==> flow/design.v <==
module single_sram #(
  parameter DATA_WIDTH=4,           
  parameter ADDR_WIDTH=4            
)(
  input  [(DATA_WIDTH-1):0] data,   
  input  [(ADDR_WIDTH-1):0] addr,   
  input                     we,     
  input                     clk,    
  output [(DATA_WIDTH-1):0] q);
  reg [DATA_WIDTH-1:0] mem [2**ADDR_WIDTH-1:0];
  reg [ADDR_WIDTH-1:0] addr_r;
always @(posedge clk) begin  
if (we)
mem[addr] <= data;
addr_r <= addr;
end
assign q = mem[addr_r];  
endmodule
* From RTL to reports: single_sram
What the tools print for single_sram, step after step.
Line numbers count from 1 in the design file above.
Operators: Yosys type, input widths -> output width; for muxes data width and select width s.
Library cell names are shortened.
The mark - stands for no value.
- Top :: single_sram
- Clock port :: clk
- Cell library :: sky130hd
- Library corner :: tt_025C_1v80

* Word-level counts
Counts by Yosys on the flattened word-level netlist (proc, flatten, opt, wreduce; memories kept). Register bits leave out memories and registers merged into their read ports (data or address); mux counts leave out enables and synchronous resets folded into registers. Print and check cells are left out. Cells with the same type and inputs are merged into one.
Memory sizes are those after Yosys's memory passes, which may raise the word count (mostly to a power of two), join words into wider ones and drop unused or constant bits.
- Equal/unequal tests :: 0
- $mul :: 0
- Bitwise operators :: 0
- Divide/modulo/power cells :: 0
- Reductions and logical operators :: 0
- Add/subtract/negate cells :: 0
- Order comparisons :: 0
- Shift-type cells :: 0
- Multiplexer cells :: 3
** Operators with widths (number)
- $mux 4 :: 2
- $mux 1 :: 1
- Register bits :: 0
- Memory cells :: 1
- Bits in latches :: 0
- Bits of input ports :: 10
- RAM bits :: 64
- Word width x clocked read ports :: 4
- Memory bits (read-only) :: 0
** Memories
- mem :: depth 16, bits a word 4, read ports 1, wr ports 1, RTL line 10 : reg [DATA_WIDTH-1:0] mem [2**ADDR_WIDTH-1:0];

* Logic depth
Longest topological path by Yosys (ltp), each cell counted once; first at word level (registers and memories cut), then after technology mapping (sequential cells cut; the memories' decode and read muxes count).
- Depth after elaboration :: 1
- ABC_AREA :: 0
- Gate-level depth with buffers :: 5

* Synthesis result
Yosys stat after the flow's synthesis: flattened, memories mapped to cells. It holds for the ABC_AREA given above (unset counts as 0); a run with the other value may have another netlist.
- Mapped cells :: 130
- Flip-flop cells :: 68
- Sequential area :: 2001.9 µm²
- Mapped area :: 2666.3 µm²
** Cell types (number)
- edfxtp_1 :: 64
- mux4_1 :: 14
- dfxtp_1 :: 4
- nor2_1 :: 13
- mux4_2 :: 2
- nand3_1 :: 9
- a22oi_1 :: 4
- buf_12 :: 1
- nor3_1 :: 4
- nand2_1 :: 5
- nand3b_1 :: 2
- nand2b_1 :: 2
- nor2b_1 :: 2
- buf_6 :: 1
- or3b_2 :: 1
- buf_2 :: 1
- clkbuf_1 :: 1

* Worst setup path after synthesis
Source: OpenSTA report_checks on the synthesized netlist (no wires, ideal clock, input and output delay 20% of the period each), path of least setup slack; recovery checks are left aside. Register names are those of the netlist, which keeps one name where synthesis merged equal registers.
- Path type :: flip-flop to output port
- From :: register (name not given)
- To :: output q[1]
- Data arrival time :: 1.321 ns
- Driving pins on the path :: 6
- Path delay :: 1.321 ns
- Time at the first pin :: 0.000 ns
- Setup slack :: 0.055 ns
- Buffers on the path :: 2
- Period :: 1.72 ns
- Synthesis period reached :: 1.665 ns
"path delay" = arrival - input delay + setup time.
A path that ends at an output port has no setup time.
"driving pins on the path": output pins that drive a net of the path, with the launching flip-flop's if there is one; two outputs of one cell count as two.
"synthesis period reached" is the clock period less the worst setup slack; recovery checks do not enter. This is arithmetic on one report: input and output delays are still those of the set period (20% each).
- Cell sequence :: dfxtp_1 > buf_6 > buf_12 > mux4_2 > a22oi_1 > nand3_1
** RTL lines, path post-synthesis
- to (decl) :: RTL line 9 : output [(DATA_WIDTH-1):0] q);
Chain of elaborated cells between the ends: none given.

* Path in the finished layout
Path of least setup slack in the final report of run 1 (OpenROAD, finished layout, wires in). Where an end is a register, its clock arrival counts in the times.
- Path type :: flip-flop to output port
- From :: register (name not given)
- To :: output q[2]
- Period :: 1.43 ns
- Buffers on the path :: 2
- Setup slack :: -0.66 ns
- Driving pins on the path :: 6
- Data arrival time :: 1.80 ns
- Time at the first pin :: 0.32 ns
- Cell sequence :: dfxtp_4 > buf_16 > mux4_2 > a22oi_2 > nand3_1 > buf_2
** RTL lines, path post-layout
- to (decl) :: RTL line 9 : output [(DATA_WIDTH-1):0] q);
Chain of elaborated cells between the ends: none given.

==> results <==
Design single_sram on sky130hd. What follows are 2 stored runs of the flow, each under its own settings; their order means nothing. The constraints put input and output delay at 20% of the set period each and load the outputs with 0.01 pF.
"achieved clock period" means the clock period less the worst setup slack. The figure is calculated, with input and output delays left at 20% of the set period.
By "critical setup path time" is meant the share of the clock period that the worst setup path is allowed (20% is reserved at inputs, 20% at outputs), minus its slack. Clock arrival times at its registers enter into it.
"overall power" is the tool's figure for a default switching activity; nothing was simulated.

** Run 1
- Settings :: period_ns=1.43; CORE_UTILIZATION=19; SETUP_SLACK_MARGIN=0.31; PLACE_DENSITY_LB_ADDON=0.14; CTS_CLUSTER_SIZE=78; CAP_MARGIN=35; SLEW_MARGIN=25; MIN_ROUTING_LAYER=met1; CORE_MARGIN=2
- Yosys chip area after synthesis :: 2666.3 µm²
- Die footprint :: 14996.5 µm²
- Standard-cell area of the final layout :: 3633.5 µm²
- Post-route utilization :: 26.4 %
- Lowest setup slack :: -0.656 ns
- Final setup TNS :: -2.563 ns
- Worst-case hold slack :: 0.171 ns
- Overall power :: 4555 µW
- Achieved clock period :: 2.086 ns
- Critical setup path time :: 1.80 ns
- Worst path kind :: flip-flop to output port

** Run 2
- Settings :: period_ns=2.75; CORE_UTILIZATION=36; SETUP_SLACK_MARGIN=0.81; PLACE_DENSITY_LB_ADDON=0.17; HOLD_SLACK_MARGIN=0.07; CORE_MARGIN=4; CTS_CLUSTER_SIZE=48; CAP_MARGIN=25; SLEW_MARGIN=20
- Yosys chip area after synthesis :: 2666.3 µm²
- Die footprint :: 8847.3 µm²
- Standard-cell area of the final layout :: 3166.8 µm²
- Post-route utilization :: 43.9 %
- Lowest setup slack :: 0.327 ns
- Final setup TNS :: 0.000 ns
- Worst-case hold slack :: 0.794 ns
- Overall power :: 2091 µW
- Achieved clock period :: 2.423 ns
- Critical setup path time :: 1.87 ns
- Worst path kind :: flip-flop to output port
